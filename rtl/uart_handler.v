==> flow/design.v <==
module uart
#(    parameter CLK_FREQ = 50_000_000,
      parameter BAUD     = 115_200
)
(     input clk,
      input reset,
      input             rx,          
      output reg [7:0]  rx_data,     
      output            rx_valid,    
      output reg  tx,                
      input [7:0] tx_data,           
      input       tx_transmit,       
      output reg  tx_ready           
   );
   localparam SYNC_STAGES = 2;
   localparam OSF = 16;
   localparam CLK_DIV_COUNT = CLK_FREQ / (OSF * BAUD);
   reg [15:0] count;
   reg enable;        
   reg [SYNC_STAGES-1:0] rx_sync;
   reg rx_internal;
   localparam RX_WAIT            = 0;
   localparam RX_CHECK_START     = 1;
   localparam RX_RECEIVING       = 2;
   localparam RX_WAIT_FOR_STOP   = 3;
   localparam RX_INITIAL_STATE = RX_WAIT;
   reg [1:0] rx_state = RX_INITIAL_STATE;
   reg [4:0] rx_count;         
   reg [2:0] rx_sampleCount;   
   reg rx_validInternal, rx_validLast;
   localparam TX_WAIT         = 0;
   localparam TX_TRANSMITTING = 1;
   localparam TX_INITIAL_STATE = TX_WAIT;
   reg tx_state = TX_INITIAL_STATE;
   reg [9:0] tx_dataBuffer;    
   reg [4:0] tx_count;         
   reg [3:0] tx_sampleCount;   
   always @(posedge clk) begin
      if (reset) begin
         count <= 0;
         enable <= 0;
      end else if (count == CLK_DIV_COUNT - 1) begin
         count <= 0;
         enable <= 1;
      end else begin
         count <= count + 1;
         enable <= 0;
      end
      if (enable) begin
         {rx_sync,rx_internal} <= {rx, rx_sync};
      end
      rx_validLast <= rx_validInternal;
   end
   assign rx_valid = rx_validInternal & ~rx_validLast;
   always @(posedge clk) begin
      if (reset) begin
         rx_state <= RX_INITIAL_STATE;
         rx_validInternal <= 0;
      end else if (enable) begin
         case (rx_state)
            RX_WAIT: begin
               rx_validInternal <= 0;
               if (rx_internal == 0) begin
                  rx_state <= RX_CHECK_START;
                  rx_count <= 1;
               end
            end
            RX_CHECK_START: begin
               if (rx_count == (OSF >> 1) - 1 && rx_internal == 0) begin
                  rx_state <= RX_RECEIVING;
                  rx_count <= 0;
                  rx_sampleCount <= 0;
               end else if (rx_count == (OSF >> 1) - 1 && rx_internal == 1) begin
                  rx_state <= RX_WAIT;
               end else begin
                  rx_count <= rx_count + 1;
               end
            end
            RX_RECEIVING: begin
               if (rx_count == OSF - 1) begin
                  rx_count <= 0;
                  rx_data <= {rx_internal, rx_data[7:1]};
                  rx_sampleCount <= rx_sampleCount + 1;
                  if (rx_sampleCount == 7) begin
                     rx_state <= RX_WAIT_FOR_STOP;
                  end
               end else begin
                  rx_count <= rx_count + 1;
               end
            end
            RX_WAIT_FOR_STOP: begin
               if (rx_internal == 1'b1) begin
                  rx_state <= RX_WAIT;
                  rx_validInternal <= 1;
               end
            end
            default: begin
               rx_state <= RX_INITIAL_STATE;
            end
         endcase
      end
   end
   always @(posedge clk) begin
      if (reset) begin
         tx_state <= TX_INITIAL_STATE;
         tx <= 1;
      end else begin
         case (tx_state)
            TX_WAIT: begin
               tx <= 1;
               if (tx_transmit) begin
                  tx_dataBuffer <= {1'b1, tx_data, 1'b0};
                  tx_count <= 0;
                  tx_sampleCount <= 0;
                  tx_ready <= 0;
                  tx_state <= TX_TRANSMITTING;
               end else begin
                  tx_ready <= 1;
               end
            end
            TX_TRANSMITTING: begin
               if (enable) begin
                  if (tx_count == OSF - 1) begin
                     tx_count <= 0;
                     tx_sampleCount <= tx_sampleCount + 1;
                     tx <= tx_dataBuffer[0];
                     tx_dataBuffer <= {1'b1, tx_dataBuffer[9:1]};
                     if (tx_sampleCount == 9) begin
                        tx_state <= TX_WAIT;
                     end
                  end else begin
                     tx_count <= tx_count + 1;
                  end
               end
            end
            default: begin
               tx_state <= TX_WAIT;
            end
         endcase
      end
   end
endmodule
module uart_handler
#( parameter RAM_SIZE = 64,
   parameter ADDR_BITS = 5
)
(  input wire clk,
   input wire reset,
   output wire UART_TX,
   input wire UART_RX,
   input  wire [ADDR_BITS-1:0] addr,
   input  wire writeEnable,
   input  wire [7:0] dataIn,
   output wire [7:0] dataOut,
   input  wire start,
   output reg  ready
   );
   reg [7:0] mem [RAM_SIZE-1:0]  ;
   initial begin : RAM_INIT
      integer i;
      for (i = 0; i < RAM_SIZE; i = i+1) begin
         mem[i] = 0;
      end
   end
   reg [7:0] ramData;
   reg [ADDR_BITS-1:0] addrInternal;
   reg [ADDR_BITS-1:0] addrInternalNext;
   wire [ADDR_BITS-1:0] addrActual;
   reg writeEnableInternal;
   wire writeEnableActual;
   wire [7:0] ramDataInActual;
   localparam PREPARE_TO_RECEIVE        = 0;
   localparam RECEIVING_UART            = 1;
   localparam IDLE                      = 2;
   localparam PREPARE_TO_TRANSMIT       = 3;
   localparam TRANSMIT_WAIT_FOR_READY   = 4;
   localparam TRANSMIT_DATA             = 5;
   localparam RESET_STATE = PREPARE_TO_RECEIVE;
   reg [2:0] state, nextState;
   reg enableExternalAddressing;
   wire [7:0] fromUartData;
   wire fromUartError;
   wire fromUartValid;
   wire toUartReady;
   wire [7:0] toUartData;
   reg toUartValid;
   assign addrActual        = enableExternalAddressing ? addr        : addrInternal;
   assign writeEnableActual = enableExternalAddressing ? writeEnable : writeEnableInternal;
   assign ramDataInActual   = enableExternalAddressing ? dataIn      : fromUartData;
   assign dataOut = ramData;
   assign toUartData = ramData;
   always @(posedge clk) begin
      ramData <= mem[addrActual];
      if (writeEnableActual) begin
         mem[addrActual] <= ramDataInActual;
      end
   end
   uart u0 (
      .clk(clk),
      .reset(reset),
      .tx(UART_TX),
      .rx(UART_RX),
      .rx_data(fromUartData),
      .rx_valid(fromUartValid),
      .tx_ready(toUartReady),
      .tx_data(toUartData),
      .tx_transmit(toUartValid)
   );
   always @(posedge clk) begin
      if (reset) begin
         state <= RESET_STATE;
      end else begin
         state <= nextState;
      end
      addrInternal <= addrInternalNext;
   end
   always @(*) begin
      nextState = state;
      addrInternalNext = addrInternal;
      writeEnableInternal = 0;       
      enableExternalAddressing = 0;  
      toUartValid = 0;               
      ready = 0;
      case(state)
         PREPARE_TO_RECEIVE: begin
            addrInternalNext = 0;
            nextState = RECEIVING_UART;
         end
         RECEIVING_UART: begin
            if (fromUartValid) begin
               addrInternalNext = addrInternal + 1;
               writeEnableInternal = 1;
               if (addrInternal == RAM_SIZE - 1) begin
                  nextState = IDLE;
               end
            end
         end
         IDLE : begin
            enableExternalAddressing = 1;
            ready = 1;
            if (start) begin
               nextState = PREPARE_TO_TRANSMIT;
            end
         end
         PREPARE_TO_TRANSMIT : begin
            addrInternalNext = 0;    
            nextState = TRANSMIT_WAIT_FOR_READY;
         end
         TRANSMIT_WAIT_FOR_READY : begin
            if (toUartReady) begin
               nextState = TRANSMIT_DATA;
            end
         end
         TRANSMIT_DATA : begin
            toUartValid = 1;
            addrInternalNext = addrInternal + 1;
            if (addrInternal == RAM_SIZE - 1) begin
               nextState = PREPARE_TO_RECEIVE;
            end else begin
               nextState = TRANSMIT_WAIT_FOR_READY;
            end
         end
         default;
      endcase
   end
endmodule
* Reports on uart_handler
The steps from the RTL of uart_handler to its reports follow in flow order.
Line numbers count from 1 in the design file above.
Library cell names are shortened.
The mark -- stands for no value.
- Top :: uart_handler
- Clock :: clk
- Library :: sky130hd
- Timing corner :: tt_025C_1v80

* Word level
Counts by Yosys on the flattened word-level netlist (proc, flatten, opt, wreduce; memories kept). Register bits leave out memories and registers merged into their read ports (data or address). Print and check cells are left out. Cells with the same type and inputs are merged into one.
Memory sizes are those after Yosys's memory passes, which may raise the word count (mostly to a power of two), join words into wider ones and drop unused or constant bits.
- Add/subtract/negate cells :: 6
- Eq/ne operators :: 27
- Multiplexer cells :: 54
- Bitwise operators :: 5
- Reduce/logical cells :: 24
** Operators by type and width (number)
- 5-bit 2-to-1 mux :: 9
- 5-bit case mux with 3-bit select :: 2
- 10-bit 2-to-1 mux :: 3
- 10-bit case mux with 2-bit select :: 1
- 16-bit by 1-bit adder with 16-bit output with constant B :: 1
- 16-bit by 5-bit equality test with 1-bit output with constant B :: 1
- 8-bit 2-to-1 mux :: 2
- 5-bit by 1-bit adder with 5-bit output with constant B :: 3
- 1-bit 2-to-1 mux :: 15
- 2-bit by 1-bit != test with 1-bit output with constant B :: 7
- 3-bit case mux with 4-bit select :: 1
- 4-bit 2-to-1 mux :: 3
- 3-bit 2-to-1 mux :: 4
- 2-bit 2-to-1 mux :: 6
- 5-bit by 4-bit equality test with 1-bit output with constant B :: 2
- 5-bit AND reduction :: 2
- 5-bit case mux with 2-bit select :: 1
- 3-bit equality test with constant B :: 3
- 3-bit AND reduction :: 3
- 2-bit != test with constant B :: 4
- 4-bit AND reduction :: 2
- 4-bit nonzero test :: 2
- 4-bit case mux with 2-bit select :: 1
- 2-bit case mux with 4-bit select :: 1
- 7-bit AND reduction :: 1
- 2-bit AND reduction :: 3
- 2-bit OR reduction :: 3
- 3-bit by 2-bit equality test with 1-bit output with constant B :: 2
Other operator kinds: 19; their cells: 28.
- Flip-flop bits (word level) :: 70
- Bits in writable memories :: 512
- Clocked read ports x word width :: 8
- Memories kept :: 1
** Memories
- mem :: words 64, width 8, rd ports 1, wr ports 1, line 158 : reg [7:0] mem [RAM_SIZE-1:0]  ;

* Depth
Depth = most cells in a row (Yosys ltp): at word level without a register or memory, in the mapped netlist without a sequential cell, where the memories' decode and read muxes count.
- Word-level depth :: 6
- ABC_AREA :: 0
- Gate-level depth with buffers :: 9
- Mapped depth without buffers :: 9

* After synthesis
Source: synth_stat.txt of the flow (Yosys; design flattened, memories mapped). It holds for the ABC_AREA given above (unset counts as 0); a run with the other value may have another netlist.
** Cell types (number)
- edfxtp_1 :: 299
- dfxtp_1 :: 35
- a221oi_1 :: 47
- nor2_1 :: 71
- a22o_1 :: 29
- mux2i_1 :: 23
- a21oi_1 :: 44
- ha_1 :: 17
- nand2b_1 :: 25
- nand2_1 :: 41
- mux2_2 :: 13
- a22oi_1 :: 19
- xor2_1 :: 15
- clkbuf_1 :: 26
- nor3_1 :: 19
- buf_2 :: 18
- o22ai_1 :: 14
- nand3_1 :: 15
Other cell types: 43; their cells: 131.
- Standard cells after synthesis :: 901
- Mapped area :: 13334.0 µm²
- Flip-flop cells :: 334
By module: a second synthesis without flattening, with its own total; a netlist apart from the flattened one above.
- Cell total of the unflattened synthesis :: 902
- Area (unflattened synthesis) :: 13469.2 µm²
Each row is one instance without its submodules.
** By module
- uart_handler :: instances 1, cells 668, area 10702.8 µm², sequential area 8077.7 µm²
- uart :: instances 1, cells 234, area 2766.4 µm², sequential area 1601.5 µm²

* Worst setup path after synthesis
Source: OpenSTA report_checks on the synthesized netlist (no wires, ideal clock, input and output delay 20% of the period each), path of least setup slack; recovery checks are left aside. Register names are those of the netlist, which keeps one name where synthesis merged equal registers.
- Kind :: flip-flop to flip-flop
- Start point :: register addrInternal[2]
- End point :: memory mem[14][0]
- Clock period :: 2.46 ns
- Launch time at the first pin :: 0.000 ns
- Arrival :: 2.222 ns
- Required time :: 2.077 ns
- Path slack :: -0.145 ns
- Path delay :: 2.605 ns
- Stages :: 8
- Synthesis period reached :: 2.605 ns
"path delay" = arrival - input delay + setup time.
"stages" counts driving pins, that of a launching flip-flop among them; a cell with two outputs on the path counts twice.
"synthesis period reached" is the clock period less the worst setup slack; recovery checks do not enter. This is arithmetic on one report: input and output delays are still those of the set period (20% each).
Between the ends stands the longest chain of elaborated cells between them, by number of cells; it is not shown to be the way that was timed. Of several equally long chains one is given.
A line is the first line of the expression or statement that the cell stems from. Yosys adds cells for indexed reads and writes and turns some case tables into memories.
- Path through :: edfxtp_1 -> buf_2 -> buf_2 -> buf_2 -> buf_2 -> buf_1 -> nand2_1 -> nor3_1
- Length of the longest elaborated chain :: 2
- Elaborated cells between the ends (all ways) :: 2
- Source lines of those cells :: 2
- Classes of those cells :: mux (2)
** RTL lines, path post-synthesis
- from (decl) :: line 166 : reg [ADDR_BITS-1:0] addrInternal;
- from (assign) :: line 215 : addrInternal <= addrInternalNext;
- 5-bit 2-to-1 mux :: line 187 : assign addrActual        = enableExternalAddressing ? addr        : addrInternal;
- 6-bit 2-to-1 mux :: line 194 : if (writeEnableActual) begin
- to (decl) :: line 158 : reg [7:0] mem [RAM_SIZE-1:0]  ;

* Path in the finished layout
From the final timing report of stored run 2: the path of least setup slack in the routed layout; clock arrival at registers is part of the times.
- Kind :: flip-flop to flip-flop
- Start point :: register addrInternal[0]
- End point :: register ramData[2]
- Clock period :: 1.64 ns
- Launch time at the first pin :: 0.50 ns
- Arrival :: 2.59 ns
- Required time :: 2.03 ns
- Path slack :: -0.56 ns
- Stages :: 8
Between the ends stands the longest chain of elaborated cells between them, by number of cells; it is not shown to be the way that was timed. Of several equally long chains one is given.
- Path through :: edfxtp_1 -> buf_6 -> nor2_4 -> buf_4 -> a22oi_2 -> a211oi_1 -> or4_1 -> or4_1
- Length of the longest elaborated chain :: 1
- Elaborated cells between the ends (all ways) :: 1
- Source lines of those cells :: 1
- Classes of those cells :: mux (1)
** RTL lines, path post-layout
- from (decl) :: line 166 : reg [ADDR_BITS-1:0] addrInternal;
- from (assign) :: line 215 : addrInternal <= addrInternalNext;
- 5-bit 2-to-1 mux :: line 187 : assign addrActual        = enableExternalAddressing ? addr        : addrInternal;
- to (decl) :: line 165 : reg [7:0] ramData;

Subject: uart_handler on sky130hd, stored results

Hello all,

Measured results for uart_handler: 2 stored runs of the Yosys and OpenROAD flow on sky130hd. The settings differ; the order carries no meaning. The constraints put input and output delay at 20% of the set period each and load the outputs with 0.01 pF.
By "clock period achieved" is meant the clock period of the run minus its worst setup slack. This is arithmetic on one report: input and output delays are still those of the set period (20% each).
"time of the worst setup path" is the time allowed to the run's worst setup path (the clock period less input and output delay, where it has them) less its slack. Clock arrival times count: a late capture clock shortens it, a late launch clock lengthens it.
"total power after layout" rests on the timing tool's default activity at the inputs, not on a simulated workload.

** Stored run 1
- Settings :: period_ns=1.7; CORE_UTILIZATION=60; PLACE_DENSITY_LB_ADDON=0.06; HOLD_SLACK_MARGIN=-0.06; CORE_ASPECT_RATIO=1.44; CELL_PAD_IN_SITES_GLOBAL_PLACEMENT=2; ABC_AREA=1; GPL_TIMING_DRIVEN=1; CAP_MARGIN=15; MIN_ROUTING_LAYER=met1; CORE_MARGIN=2; SLEW_MARGIN=20
- Outcome :: incomplete, placement halted on FLW-0024

** Stored run 2
- Settings :: period_ns=1.64; CAP_MARGIN=20; CORE_MARGIN=2; CORE_UTILIZATION=40; SLEW_MARGIN=20
- Worst setup slack after layout :: -0.561 ns
- Utilization in the final report :: 0.542
- Area of the standard cells in the finished layout :: 17739.5 µm²
- Clock period achieved :: 2.201 ns
- Time of the worst setup path :: 2.20 ns
- Critical path type :: flip-flop to flip-flop
- Worst-case hold slack :: 0.387 ns
- Cell area after synthesis :: 13334.0 µm²
- Total power after layout :: 0.018515 W
- Setup TNS :: -45.004 ns
- Full die area :: 34812.1 µm²

Thanks
